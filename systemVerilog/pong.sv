==> flow/design.v <==
module uart #(
    parameter CLK_FREQ = 50_000_000,
    parameter BAUD     = 115_200
)(
    input              clk,
    input              reset,
    input              rx,             
    output reg [7:0]   rx_data,        
    output             rx_valid,       
    output reg         tx,
    input      [7:0]   tx_data,
    input              tx_transmit,
    output reg         tx_ready
);
   localparam OSF            = 16;
   localparam CLK_DIV_COUNT = CLK_FREQ / (OSF * BAUD);
   reg [15:0] count;
   reg        enable;
   localparam TX_WAIT         = 0;
   localparam TX_TRANSMITTING = 1;
   reg        tx_state = TX_WAIT;
   reg [9:0]  tx_dataBuffer;
   reg [3:0]  tx_count;
   reg [3:0]  tx_sampleCount;
   assign rx_valid = 1'b0;  
   always_ff @(posedge clk) begin
     if (reset) begin
       count  <= 0;
       enable <= 0;
     end else begin
       if (count == CLK_DIV_COUNT-1) begin
         count  <= 0;
         enable <= 1;
       end else begin
         count  <= count + 1;
         enable <= 0;
       end
     end
   end
   always_ff @(posedge clk) begin
      if (reset) begin
         tx_state       <= TX_WAIT;
         tx             <= 1'b1;
         tx_ready       <= 1'b1;
         tx_dataBuffer  <= 0;
         tx_count       <= 0;
         tx_sampleCount <= 0;
      end else begin
         case (tx_state)
            TX_WAIT: begin
               tx       <= 1'b1;
               tx_ready <= 1'b1;
               if (tx_transmit && tx_ready) begin
                  tx_dataBuffer  <= {1'b1, tx_data, 1'b0};
                  tx_count       <= 0;
                  tx_sampleCount <= 0;
                  tx_ready       <= 1'b0;
                  tx_state       <= TX_TRANSMITTING;
               end
            end
            TX_TRANSMITTING: begin
               if (enable) begin
                  if (tx_count == OSF-1) begin
                    tx_count       <= 0;
                    tx             <= tx_dataBuffer[0];
                    tx_dataBuffer  <= {1'b1, tx_dataBuffer[9:1]};
                    if (tx_sampleCount == 9)
                      tx_state <= TX_WAIT;
                    else
                      tx_sampleCount <= tx_sampleCount + 1;
                  end else begin
                    tx_count <= tx_count + 1;
                  end
               end
            end
         endcase
      end
   end
endmodule
module uart_frame_top (
  input  logic        clk,        
  input  logic        key0,       
  input  logic        key1,       
  input  logic        sw0,        
  output logic        uart_tx
);
  localparam int FIELD_W   = 400;
  localparam int FIELD_H   = 256;
  localparam int P_WIDTH   = 6;
  localparam int P_HEIGHT  = 50;
  localparam int P1_X      = 20;
  localparam int P2_X      = FIELD_W - P_WIDTH - 20;   
  logic play_en, prev_play_en;
  assign play_en = ~sw0;
  localparam int PADDLE_DIV = 19'd250_000;   
  localparam int BALL_DIV   = 19'd500_000;   
  localparam int AI_DIV     = 20'd640_000;   
  logic [18:0] cnt_paddle, cnt_ball, cnt_ai;
  wire         tick_paddle = (cnt_paddle == 0);
  wire         tick_ball   = (cnt_ball   == 0);
  wire         tick_ai     = (cnt_ai     == 0);
  always_ff @(posedge clk) begin
    cnt_paddle   <= tick_paddle ? PADDLE_DIV-1 : cnt_paddle - 1;
    cnt_ball     <= tick_ball   ? BALL_DIV  -1 : cnt_ball   - 1;
    cnt_ai       <= tick_ai     ? AI_DIV    -1 : cnt_ai     - 1;
    prev_play_en <= play_en;
  end
  logic [7:0] lfsr;
  logic       lfsr_fb;
  initial lfsr = 8'hA5;
  always_ff @(posedge clk) if (tick_ball) begin
    lfsr_fb <= lfsr[7] ^ lfsr[5] ^ lfsr[4] ^ lfsr[3];
    lfsr    <= {lfsr[6:0], lfsr_fb};
  end
  logic [7:0]        p1, p2;
  logic [8:0]        bx, by;             
  logic signed [7:0] vx, vy;             
  logic [7:0]        score1, score2;
  logic signed [9:0] bx_next, by_next;
  initial begin
    p1         = FIELD_H/2;
    p2         = FIELD_H/2;
    bx         = FIELD_W/2;
    by         = FIELD_H/2;
    vx         = 8'sd1;
    vy         = 8'sd1;
    score1     = 0;
    score2     = 0;
    cnt_paddle = PADDLE_DIV-1;
    cnt_ball   = BALL_DIV  -1;
    cnt_ai     = AI_DIV    -1;
    prev_play_en = 1'b0;
  end
  always_ff @(posedge clk) begin
    if (play_en && !prev_play_en) begin
      score1 <= 0; score2 <= 0;
      bx     <= FIELD_W/2;
      by     <= FIELD_H/2;
      vx     <= 8'sd1;
      vy     <= lfsr[0] ? 8'sd1 : -8'sd1;
    end else if (tick_ball && play_en) begin
      bx_next = $signed({1'b0, bx}) + vx;
      if (bx_next < 0) begin
        score2 <= score2 + 1;
        bx <= FIELD_W/2; by <= FIELD_H/2;
        vx <= 8'sd1; vy <= lfsr[0] ? 8'sd1 : -8'sd1;
      end else if (bx_next > FIELD_W-1) begin
        score1 <= score1 + 1;
        bx <= FIELD_W/2; by <= FIELD_H/2;
        vx <= -8'sd1; vy <= lfsr[0] ? 8'sd1 : -8'sd1;
      end else begin
        bx <= bx_next[8:0];
        by_next = $signed({1'b0, by}) + vy;
        if (by_next < 0 || by_next > FIELD_H-1) begin
          vy <= -vy;
          by <= (by_next < 0 ? 0 : FIELD_H-1);
        end else begin
          by <= by_next[8:0];
        end
        if (vx < 0 && bx == P1_X + P_WIDTH && by >= p1 && by < p1+P_HEIGHT)
          vx <= -vx;
        if (vx > 0 && bx >= P2_X - 1 && by >= p2 && by < p2+P_HEIGHT)
          vx <= -vx;
      end
    end
  end
  always_ff @(posedge clk) begin
    if (tick_paddle && play_en) begin
      if (~key0 && p1 < FIELD_H-P_HEIGHT)
        p1 <= p1 + 1;
      else if (~key1 && p1 > 0)
        p1 <= p1 - 1;
    end
  end
  always_ff @(posedge clk) begin
    if (tick_ai && play_en && (lfsr[0] & lfsr[1])) begin
      if (by > (p2 + P_HEIGHT/2) && p2 < FIELD_H-P_HEIGHT)
        p2 <= p2 + 1;
      else if (by < (p2 + P_HEIGHT/2) && p2 > 0)
        p2 <= p2 - 1;
    end
  end
  logic [15:0] gap_cnt;
  wire send_ok = (gap_cnt == 0);
  always_ff @(posedge clk)
    gap_cnt <= send_ok ? 16'd50000 : gap_cnt - 1;
  logic [7:0] frame_data [0:8];
  logic [3:0] byte_idx;
  logic [7:0] tx_data;
  logic       tx_transmit;
  wire        tx_ready;
  always_comb begin
    frame_data[0] = 8'hAA;
    frame_data[1] = p1;
    frame_data[2] = p2;
    frame_data[3] = bx[8]; frame_data[4] = bx[7:0];
    frame_data[5] = by[8]; frame_data[6] = by[7:0];
    frame_data[7] = score1; frame_data[8] = score2;
  end
  always_ff @(posedge clk) begin
    if (tx_ready && send_ok) begin
      tx_data     <= frame_data[byte_idx];
      tx_transmit <= 1'b1;
      byte_idx    <= (byte_idx == 8) ? 0 : byte_idx + 1;
    end else tx_transmit <= 1'b0;
  end
  uart #(
    .CLK_FREQ(50_000_000),
    .BAUD    (115200)
  ) uart_inst (
    .clk         (clk),
    .reset       (1'b0),
    .rx          (1'b1),
    .rx_data     (),
    .rx_valid    (),
    .tx          (uart_tx),
    .tx_data     (tx_data),
    .tx_transmit (tx_transmit),
    .tx_ready    (tx_ready)
  );
endmodule
Tool chain data of uart_frame_top
The steps from the RTL of uart_frame_top to its reports follow in flow order.
Line numbers count from 1 in the design file above.
Library cell names are shortened.
The mark n/a stands for no value.
- design top: uart_frame_top
- clock port: clk
- standard-cell library: sky130hd
- corner: tt_025C_1v80

Elaborated design
Counts by Yosys on the flattened word-level netlist (proc, flatten, opt, wreduce). Print and check cells are left out. Cells with the same type and inputs are merged into one.
- noted word-level cells: 172
- register bits after elaboration: 200
- noted output and inout port bits: 1
- bits of input ports: 4
- $lt $le $gt $ge at 17
- eq/ne operators at 16
- reduce/logical cells at 39
- muxes and demuxes: 44
- bitwise gates (word level): 9
- $add $sub $neg: 21
- operators by type and width (kind ; count):
    8-bit two-way mux ; 15
    8-bit case mux with 9-bit select ; 1
    19-bit by 1-bit subtractor with 19-bit output (second input constant) ; 3
    19-bit logical NOT ; 3
    9-bit two-way mux ; 5
    8-bit by 1-bit adder with 8-bit output (second input constant) ; 4
    9-bit by 32-bit greater-than comparator with 1-bit output ; 1
    10-bit two-way mux ; 3
    9-bit less-than comparator ; 3
    8-bit by 1-bit greater-than comparator with 1-bit output (second input constant) ; 3
    4-bit two-way mux ; 6
    10-bit by 1-bit less-than comparator with 1-bit output (second input constant) ; 2
    10-bit by 8-bit adder with 10-bit output ; 2
    10-bit case mux with 2-bit select ; 1
    8-bit by 6-bit adder with 9-bit output (second input constant) ; 2
    9-bit by 8-bit greater-or-equal comparator with 1-bit output ; 2
    1-bit logical AND ; 17
    16-bit by 1-bit adder with 16-bit output (second input constant) ; 1
    16-bit by 1-bit subtractor with 16-bit output (second input constant) ; 1
    16-bit by 5-bit == test with 1-bit output (second input constant) ; 1
    16-bit logical NOT ; 1
    4-bit by 3-bit == test with 1-bit output (second input constant) ; 4
    8-bit by 1-bit subtractor with 8-bit output (second input constant) ; 2
    8-bit less-than comparator (second input constant) ; 2
    8-bit negation ; 2
    4-bit case mux with 2-bit select ; 2
    2-bit AND reduction ; 7
    4-bit by 1-bit adder with 4-bit output (second input constant) ; 3
Other operator kinds: 23; their cells: 47.

Depth
Longest topological path by Yosys (ltp), each cell counted once; first at word level (registers and memories cut), then after technology mapping (sequential cells cut; the memories' decode and read muxes count).
- noted word-level depth: 8
- ABC_AREA: 0
- gate-level depth with buffers at 19
- noted mapped depth without buffers: 19

Netlist
The flow's flattened synthesis, as Yosys stat reports it; memories are mapped. The netlist is that of the ABC_AREA named above (0 if unset); the other value can give another one.
- noted mapped cells: 1136
- flip-flop cells at 198
- mapped area at 10835.4 um^2
- noted buffer cells: 27
- cells by type (cell type ; count):
    dfxtp_1 ; 135
    edfxtp_1 ; 63
    ha_1 ; 90
    xnor2_1 ; 83
    nor2_1 ; 117
    nand2_1 ; 103
    xor2_1 ; 35
    a21oi_1 ; 52
    o21ai_0 ; 51
    inv_1 ; 50
    nand3_1 ; 30
    nor3_1 ; 30
    nand4_1 ; 19
    nand2b_1 ; 18
    or3_1 ; 18
    a31oi_1 ; 15
    a21o_1 ; 12
    mux2_2 ; 8
Other cell types: 55; their cells: 207.
By module: a second synthesis without flattening, with its own total; a netlist apart from the flattened one above.
- noted cell total of the unflattened synthesis: 1249
- area total of the unflattened synthesis: 11400.9 um^2
Each row is one instance without its submodules.
- modules (module ; area (um^2) ; seq. area (um^2) ; cells ; instances):
    uart_frame_top ; 9504.1 ; 3663.5 ; 1043 ; 1
    uart ; 1896.8 ; 760.7 ; 206 ; 1

Timing after synthesis
OpenSTA on the mapped netlist: ideal clock, no wires. The path of least setup slack (recovery checks aside). Input and output delay are each 20% of the period. Register names are those of the netlist, which keeps one name where synthesis merged equal registers.
- path type: flip-flop to flip-flop
- start: register p2[1]
- end: register p2[7]
- noted slack: -22 ps
- buffers on the path: 0
- delay of the path at 3841 ps
- stages at 20
- clock period: 3820 ps
- noted arrival: 3575 ps
- library setup time: 266 ps
- launch time at the first pin: 0 ps
- synthesis period reached at 3842 ps
"delay of the path" = arrival - input delay + setup time.
"stages" counts driving pins, that of a launching flip-flop among them; a cell with two outputs on the path counts twice.
"synthesis period reached" = period - worst setup slack (recovery checks aside). The figure is calculated, with input and output delays left at 20% of the set period.
The rows between start and end are the longest chain of elaborated cells between them; the timing report does not say that the signal goes this way. Where chains are equally long, one stands for them.
A line is the first line of the expression or statement that the cell stems from. Yosys adds cells for indexed reads and writes and turns some case tables into memories.
Ways into the end's enable are left out, as the timed path ends at the data pin.
- path through: edfxtp_1 inv_1 ha_1 inv_1 ha_1 nor2b_1 o21a_1 o21a_1 o21ai_0 a21oi_1 o21ai_0 a21o_1 ha_1 a21o_1 a21oi_1 o21bai_1 a21oi_1 o21ai_0 xnor2_1 xnor2_1
- cells in the longest elaborated chain: 5
- ends and longest elaborated chain, after synthesis (element ; line ; text):
    start: declaration ; 115 ; logic [7:0]        p1, p2;
    start: assignment ; 178 ; p2 <= p2 + 1;
    start: assignment ; 180 ; p2 <= p2 - 1;
    8-bit by 5-bit adder with 9-bit output ; 179 ; else if (by < (p2 + P_HEIGHT/2) && p2 > 0)
    9-bit less-than comparator ; 179 ;
    1-bit logical AND ; 179 ;
    8-bit two-way mux ; 179 ;
    8-bit two-way mux ; 177 ; if (by > (p2 + P_HEIGHT/2) && p2 < FIELD_H-P_HEIGHT)
    end: assignment ; 178 ;
    end: assignment ; 180 ;
    end: declaration ; 115 ;

Worst path after layout
From the final timing report of flow run 1: the path of least setup slack in the routed layout; clock arrival at registers is part of the times.
The path's times are printed in steps of 10 ps; the period is the one set.
- path type: flip-flop to flip-flop
- start: register p2[0]
- end: register p2[7]
- launch time at the first pin: 430 ps
- buffers on the path: 0
- library setup time: 240 ps
- noted arrival: 4130 ps
- clock period: 4510 ps
- noted slack: 580 ps
- stages at 20
The rows between start and end are the longest chain of elaborated cells between them; the timing report does not say that the signal goes this way. Where chains are equally long, one stands for them.
Ways into the end's enable are left out, as the timed path ends at the data pin.
- path through: edfxtp_1 inv_1 ha_1 inv_1 ha_1 nor2b_1 o21a_1 o21a_1 o21ai_0 a21oi_1 o21ai_2 a21o_2 ha_1 a21o_1 a21oi_2 o21bai_1 a21oi_1 o21ai_0 xnor2_1 xnor2_1
- cells in the longest elaborated chain: 5
- ends and longest elaborated chain, after layout (element ; line ; text):
    start: declaration ; 115 ; logic [7:0]        p1, p2;
    start: assignment ; 178 ; p2 <= p2 + 1;
    start: assignment ; 180 ; p2 <= p2 - 1;
    8-bit by 5-bit adder with 9-bit output ; 179 ; else if (by < (p2 + P_HEIGHT/2) && p2 > 0)
    9-bit less-than comparator ; 179 ;
    1-bit logical AND ; 179 ;
    8-bit two-way mux ; 179 ;
    8-bit two-way mux ; 177 ; if (by > (p2 + P_HEIGHT/2) && p2 < FIELD_H-P_HEIGHT)
    end: assignment ; 178 ;
    end: assignment ; 180 ;
    end: declaration ; 115 ;

==> results <==
Settings and measured results of 2 stored flow runs for module uart_frame_top (sky130hd), not sorted in any way. The constraints put input and output delay at 20% of the set period each and load the outputs with 0.01 pF.
"reached clock period" is the run's clock period less its worst setup slack. It is reckoned from that one timing run; input and output delays stay at 20% of the period that was set.
"total power of the final layout" is the tool's figure for a default switching activity; nothing was simulated.

Flow run 1
Settings were period_ns = 4.51; CORE_UTILIZATION = 29; SETUP_SLACK_MARGIN = 0.29; PLACE_DENSITY = 0.9; CORE_MARGIN = 7; CTS_CLUSTER_DIAMETER = 43; MIN_ROUTING_LAYER = met1; CAP_MARGIN = 20; SLEW_MARGIN = 20
- netlist area reported by Yosys: 10835.4 um^2
- noted the overall die area: 42971.2 um^2
- utilization after layout: 33.0 %
- lowest setup slack at 576 ps
- post-route setup TNS at 0 ps
- total power of the final layout: 0.007368 W
- reached clock period: 3934 ps

Flow run 2
Settings were period_ns = 7.11; CORE_UTILIZATION = 64; SETUP_SLACK_MARGIN = 1.44; PLACE_DENSITY_LB_ADDON = 0.08; CORE_ASPECT_RATIO = 1.38; CELL_PAD_IN_SITES_GLOBAL_PLACEMENT = 3; MAX_ROUTING_LAYER = met4; CAP_MARGIN = 20; CORE_MARGIN = 2; SLEW_MARGIN = 20
- stopped before the end: placement reported FLW-0024
